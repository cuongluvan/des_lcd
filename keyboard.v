==> flow/design.v <==
module keyboard(input iCLK_50,
                input [0:0] iKEY,
					 input [0:0] iSW,
					 input PS2_KBCLK,PS2_KBDAT,
					 output reg [0:0] oLEDR,
					 output  [7:0] oLEDG);
localparam [1:0] idle = 2'b00,
                 dps  = 2'b01,
					  load = 2'b10;
reg [1:0] state_reg,state_next;
reg  filter_reg;
wire filter_next;
reg  f_ps2c_reg;
wire f_ps2c_next;
reg [3:0] n_reg,n_next;
reg [10:0] b_reg,b_next;
wire fall_edge;
always @(posedge iCLK_50 or negedge iKEY[0])
 if (~iKEY[0]) begin
                 filter_reg <= 0;
				 f_ps2c_reg <= 0;
					end
 else begin
        filter_reg <= filter_next;
		  f_ps2c_reg <= f_ps2c_next;
		end
assign filter_next = PS2_KBCLK;
assign f_ps2c_next = (filter_reg == 1'b1)?1'b1:(filter_reg == 1'b0)?1'b0:f_ps2c_reg;
assign fall_edge = f_ps2c_reg & ~f_ps2c_next;
always @(posedge iCLK_50 or negedge iKEY[0])
  if (~iKEY[0]) begin
                  state_reg <= idle;
					   n_reg     <= 0;
					   b_reg     <= 0;
					 end
  else begin
         state_reg <= state_next;
		   n_reg     <= n_next;
		   b_reg     <= b_next;
	    end
always @*
 begin
    state_next = state_reg;
	 b_next     = b_reg;
	 n_next     = n_reg;
	 oLEDR      = 1'b0;
	 case(state_reg)
	    idle : if (fall_edge & iSW[0]) begin
		                                  b_next = {PS2_KBDAT,b_reg[10:1]};
													 n_next = 4'b1001;
													 state_next = dps;
												  end
	    dps : if (fall_edge) begin
		                         b_next = {PS2_KBDAT,b_reg[10:1]};
										 if (n_reg == 0) state_next = load;
										 else n_next = n_reg -1 ;
								    end
	   load : if (fall_edge) begin
		                        b_next = {PS2_KBDAT,b_reg[10:1]};
		                        oLEDR = 1'b1;
					               state_next = idle;
				                end
	 endcase
 end 
assign oLEDG = b_reg[8:1];
endmodule
# Reports on keyboard
# The steps from the RTL of keyboard to its reports follow in flow order.
# Lines are those of the file above, counted from 1.
# Operators carry their Yosys type and port widths (W data, S select, Z words).
# Not given: --
dict set report setup {
  top_module {keyboard}
  clock {iCLK_50}
  cell_library {sky130hd}
  pvt_corner {tt_025C_1v80}
}

# After elaboration
# Yosys after proc, flatten, opt, wreduce and memory -nomap, before mapping. Memory bits, and registers merged into a memory's read port (data or address), are not among the register bits. Print and check cells are not counted. Equal cells are merged and count once.
dict set report classes {
  n_logic 3
  addsub 1
  mux 15
  equal 8
  reduce_and_logical 8
}
# op n
set ops {}
lappend ops {{$pmux W11 S2} 1}
lappend ops {{$mux W11} 2}
lappend ops {{$mux W4} 3}
lappend ops {{$ne A2 B2 Y1 const B} 5}
lappend ops {{$pmux W4 S2} 1}
lappend ops {{$mux W2} 4}
lappend ops {{$pmux W2 S3} 1}
lappend ops {{$reduce_and A5 Y1} 1}
lappend ops {{$sub A4 B1 Y4 const B} 1}
lappend ops {{$logic_not A4 Y1} 1}
lappend ops {{$reduce_and A4 Y1} 1}
lappend ops {{$reduce_and A3 Y1} 1}
lappend ops {{$reduce_bool A3 Y1} 1}
lappend ops {{$mux W1} 3}
lappend ops {{$and A1 B1 Y1} 2}
lappend ops {{$eq A2 B1 Y1 const B} 1}
lappend ops {{$ne A2 B1 Y1 const B} 1}
lappend ops {{$eq A2 B2 Y1 const B} 1}
lappend ops {{$logic_not A2 Y1} 1}
lappend ops {{$reduce_bool A2 Y1} 1}
lappend ops {{$reduce_or A2 Y1} 1}
lappend ops {{$not A1 Y1} 1}
dict set report word_totals {
  word_cells 40
  register_bits 19
}

# Depth
# Yosys ltp: most cells in a row. Word level: on the elaborated netlist, between registers, memories and ports. Mapped: between sequential cells and ports; inverters and the memories' decode and read muxes count.
dict set report depth {
  word_depth 6
  abc_area 0
  ltp_mapped 5
  depth_no_buf 5
}

# Netlist
# The flow's flattened synthesis, as Yosys stat reports it; memories are mapped. The netlist is that of the ABC_AREA named above (0 if unset); the other value can give another one.
# The area totals of this step are shown rounded.
# cell_type n type_area_um2
set types {}
lappend types {sky130_fd_sc_hd__dfrtp_1 18 450.432}
lappend types {sky130_fd_sc_hd__mux2_2 10 112.608}
lappend types {sky130_fd_sc_hd__buf_4 9 67.565}
lappend types {sky130_fd_sc_hd__dfstp_2 1 26.275}
lappend types {sky130_fd_sc_hd__ha_1 2 25.024}
lappend types {sky130_fd_sc_hd__nand2_1 6 22.522}
lappend types {sky130_fd_sc_hd__nor3_4 1 16.266}
lappend types {sky130_fd_sc_hd__o311ai_2 1 16.266}
lappend types {sky130_fd_sc_hd__nand2b_4 1 13.763}
lappend types {sky130_fd_sc_hd__buf_6 1 11.261}
lappend types {sky130_fd_sc_hd__o41a_1 1 11.261}
lappend types {sky130_fd_sc_hd__or3_4 1 11.261}
lappend types {sky130_fd_sc_hd__a32o_1 1 10.01}
lappend types {sky130_fd_sc_hd__mux2i_1 1 10.01}
lappend types {sky130_fd_sc_hd__nand3_1 2 10.01}
lappend types {sky130_fd_sc_hd__o21ai_0 2 10.01}
lappend types {sky130_fd_sc_hd__o22a_1 1 8.758}
lappend types {sky130_fd_sc_hd__o41ai_1 1 8.758}
# Other cell types: 13; their cells: 14.
dict set report synth_totals {
  ffs 19
  mapped_cells 74
  buffers 10
  mapped_area_um2 932
  sequential_area_um2 477
}

# Worst setup path after synthesis
# Source: OpenSTA report_checks on the synthesized netlist (no wires, ideal clock, input and output delay 20% of the period each), path of least setup slack; recovery checks are left aside. Register names are those of the netlist, which keeps one name where synthesis merged equal registers.
dict set report synth_path {
  path_type {register to register}
  startpoint {register n_reg[0]}
  endpoint {register n_reg[2]}
  setup_slack_ns -0.115
  arrival_time_ns 1.384
  n_path_buf 0
  stages 6
  setup_time_ns 0.101
  delay_ns 1.485
  required_ns 1.269
  tclk_ns 1.37
  synth_period_reached_ns 1.485
}
# "delay_ns" is the arrival time less input delay plus setup time.
# "stages" counts driving pins, that of a launching flip-flop among them; a cell with two outputs on the path counts twice.
# "synth_period_reached_ns" is the clock period less the worst setup slack; recovery checks do not enter. This is arithmetic on one report: input and output delays are still those of the set period (20% each).
# Between the ends stands the longest chain of elaborated cells between them, by number of cells; it is not shown to be the way that was timed. Of several equally long chains one is given.
# Each line given opens the expression or statement behind the cell; cells for indexed reads and writes are added by Yosys, which also makes memories of some case tables.
dict set report synth_between {
  cell_sequence {sky130_fd_sc_hd__dfrtp_1 sky130_fd_sc_hd__inv_1 sky130_fd_sc_hd__ha_1 sky130_fd_sc_hd__nor3b_1 sky130_fd_sc_hd__or3_4 sky130_fd_sc_hd__o311ai_2}
  elab_chain_len 4
  cells_between 7
  lines_between 4
  cone_classes {add/sub (1); eq/ne (1); mux (3); reduce/logical (2)}
}
# item line_no
set synth_lines {}
lappend synth_lines {{start, declared} 15} ;# reg [3:0] n_reg,n_next;
lappend synth_lines {{start, assigned} 33} ;# n_reg <= 0;
lappend synth_lines {{start, assigned} 38} ;# n_reg <= n_next;
lappend synth_lines {{$sub A4 B1 Y4} 56} ;# else n_next = n_reg -1 ;
lappend synth_lines {{$mux W4} 55} ;# if (n_reg == 0) state_next = load;
lappend synth_lines {{$mux W4} 53} ;# dps : if (fall_edge) begin
lappend synth_lines {{$pmux W4 S2} 47} ;# case(state_reg)
lappend synth_lines {{end, assigned} 33}
lappend synth_lines {{end, assigned} 38}
lappend synth_lines {{end, declared} 15}

# Timing after layout
# Path of least setup slack in the final report of run 1 (OpenROAD, finished layout, wires in). Where an end is a register, its clock arrival counts in the times.
dict set report layout_path {
  path_type {register to output}
  startpoint {register f_ps2c_reg}
  endpoint {output oLEDR[0]}
  required_ns 1.60
  n_path_buf 1
  arrival_time_ns 1.22
  tclk_ns 2.0
  setup_slack_ns 0.38
  stages 4
}
# Between the ends stands the longest chain of elaborated cells between them, by number of cells; it is not shown to be the way that was timed. Of several equally long chains one is given.
dict set report layout_between {
  cell_sequence {sky130_fd_sc_hd__dfrtp_1 sky130_fd_sc_hd__and2b_2 sky130_fd_sc_hd__and2_4 sky130_fd_sc_hd__buf_6}
  elab_chain_len 3
  cells_between 3
  lines_between 3
  cone_classes {mux (2); logic (1)}
}
# item line_no
set layout_lines {}
lappend layout_lines {{start, declared} 13} ;# reg  f_ps2c_reg;
lappend layout_lines {{start, assigned} 21} ;# f_ps2c_reg <= 0;
lappend layout_lines {{start, assigned} 25} ;# f_ps2c_reg <= f_ps2c_next;
lappend layout_lines {{$and A1 B1 Y1} 29} ;# assign fall_edge = f_ps2c_reg & ~f_ps2c_next;
lappend layout_lines {{$mux W1} 58} ;# load : if (fall_edge) begin
lappend layout_lines {{$mux W1} 47} ;# case(state_reg)
lappend layout_lines {{end, declared} 5} ;# output reg [0:0] oLEDR,

--- measured runs ---
Below are 2 stored runs of the flow (Yosys, OpenROAD; platform sky130hd) on keyboard, each with its settings and what was measured, unordered. Constraints: input delay and output delay 20% of the set period each, output load 0.01 pF.
"totalPower_mw": no workload was simulated; the value follows from the tool's default switching activity.
Values from the reports are rounded here.

[flow] run 1: files
==> flow/run.sh <==
#!/bin/bash
# the make line also repeats the synthesis and layout settings of config.mk as NAME=value (left out here)
make -C /OpenROAD-flow-scripts/flow DESIGN_CONFIG=/design/flow/config.mk WORK_HOME=/design/flow/orfs CLKGATE_MAP_FILE= finish
==> flow/config.mk <==
export PLATFORM = sky130hd
export DESIGN_NAME = keyboard
export DESIGN_NICKNAME = keyboard
export VERILOG_FILES = /design/flow/design.v
export SDC_FILE = /design/flow/constraint.sdc
export NUM_CORES = 4
export LEC_CHECK = 0
export CAP_MARGIN = 20
export CORE_MARGIN = 6
export CORE_UTILIZATION = 61
export CTS_CLUSTER_DIAMETER = 259
export CTS_CLUSTER_SIZE = 72
export MIN_ROUTING_LAYER = met1
export PLACE_DENSITY = 0.81
export SETUP_SLACK_MARGIN = 0.36
export SLEW_MARGIN = 40
export TNS_END_PERCENT = 70
==> flow/constraint.sdc <==
create_clock -name core_clock -period 2.0 [get_ports {iCLK_50}]
set_input_delay 0.4000 -clock core_clock [delete_from_list [all_inputs] [get_ports {iCLK_50}]]
set_output_delay 0.4000 -clock core_clock [all_outputs]
set_load 0.01 [all_outputs]

[flow] run 1: metrics
[metrics] totalPower_mw = 0.617
[metrics] cell_area_final_um2 = 1120
[metrics] fin_tns_ns = 0.000
[metrics] die_footprint_um2 = 2610
[metrics] worstSetupSlack_ns = 0.376
[metrics] synthesis_area_um2 = 932
[metrics] final_util_pct = 81.7

[flow] run 2: files
==> flow/run.sh <==
#!/bin/bash
# the make line also repeats the synthesis and layout settings of config.mk as NAME=value (left out here)
make -C /OpenROAD-flow-scripts/flow DESIGN_CONFIG=/design/flow/config.mk WORK_HOME=/design/flow/orfs CLKGATE_MAP_FILE= finish
==> flow/config.mk <==
export PLATFORM = sky130hd
export DESIGN_NAME = keyboard
export DESIGN_NICKNAME = keyboard
export VERILOG_FILES = /design/flow/design.v
export SDC_FILE = /design/flow/constraint.sdc
export NUM_CORES = 4
export LEC_CHECK = 0
export ABC_AREA = 0
export CAP_MARGIN = 20
export CELL_PAD_IN_SITES_DETAIL_PLACEMENT = 1
export CORE_ASPECT_RATIO = 0.96
export CORE_MARGIN = 2
export CORE_UTILIZATION = 61
export CTS_CLUSTER_DIAMETER = 396
export CTS_CLUSTER_SIZE = 86
export GPL_TIMING_DRIVEN = 1
export HOLD_SLACK_MARGIN = -0.0
export MAX_ROUTING_LAYER = met5
export PLACE_DENSITY = 0.79
export SLEW_MARGIN = 5
==> flow/constraint.sdc <==
create_clock -name core_clock -period 2.14 [get_ports {iCLK_50}]
set_input_delay 0.4280 -clock core_clock [delete_from_list [all_inputs] [get_ports {iCLK_50}]]
set_output_delay 0.4280 -clock core_clock [all_outputs]
set_load 0.01 [all_outputs]

[flow] run 2: metrics
[metrics] synthesis_area_um2 = 932
[metrics] final_util_pct = 74.2
[metrics] fin_tns_ns = 0.000
[metrics] cell_area_final_um2 = 1040
[metrics] totalPower_mw = 0.580
[metrics] die_footprint_um2 = 1860
[metrics] worstSetupSlack_ns = 0.258
--- end ---
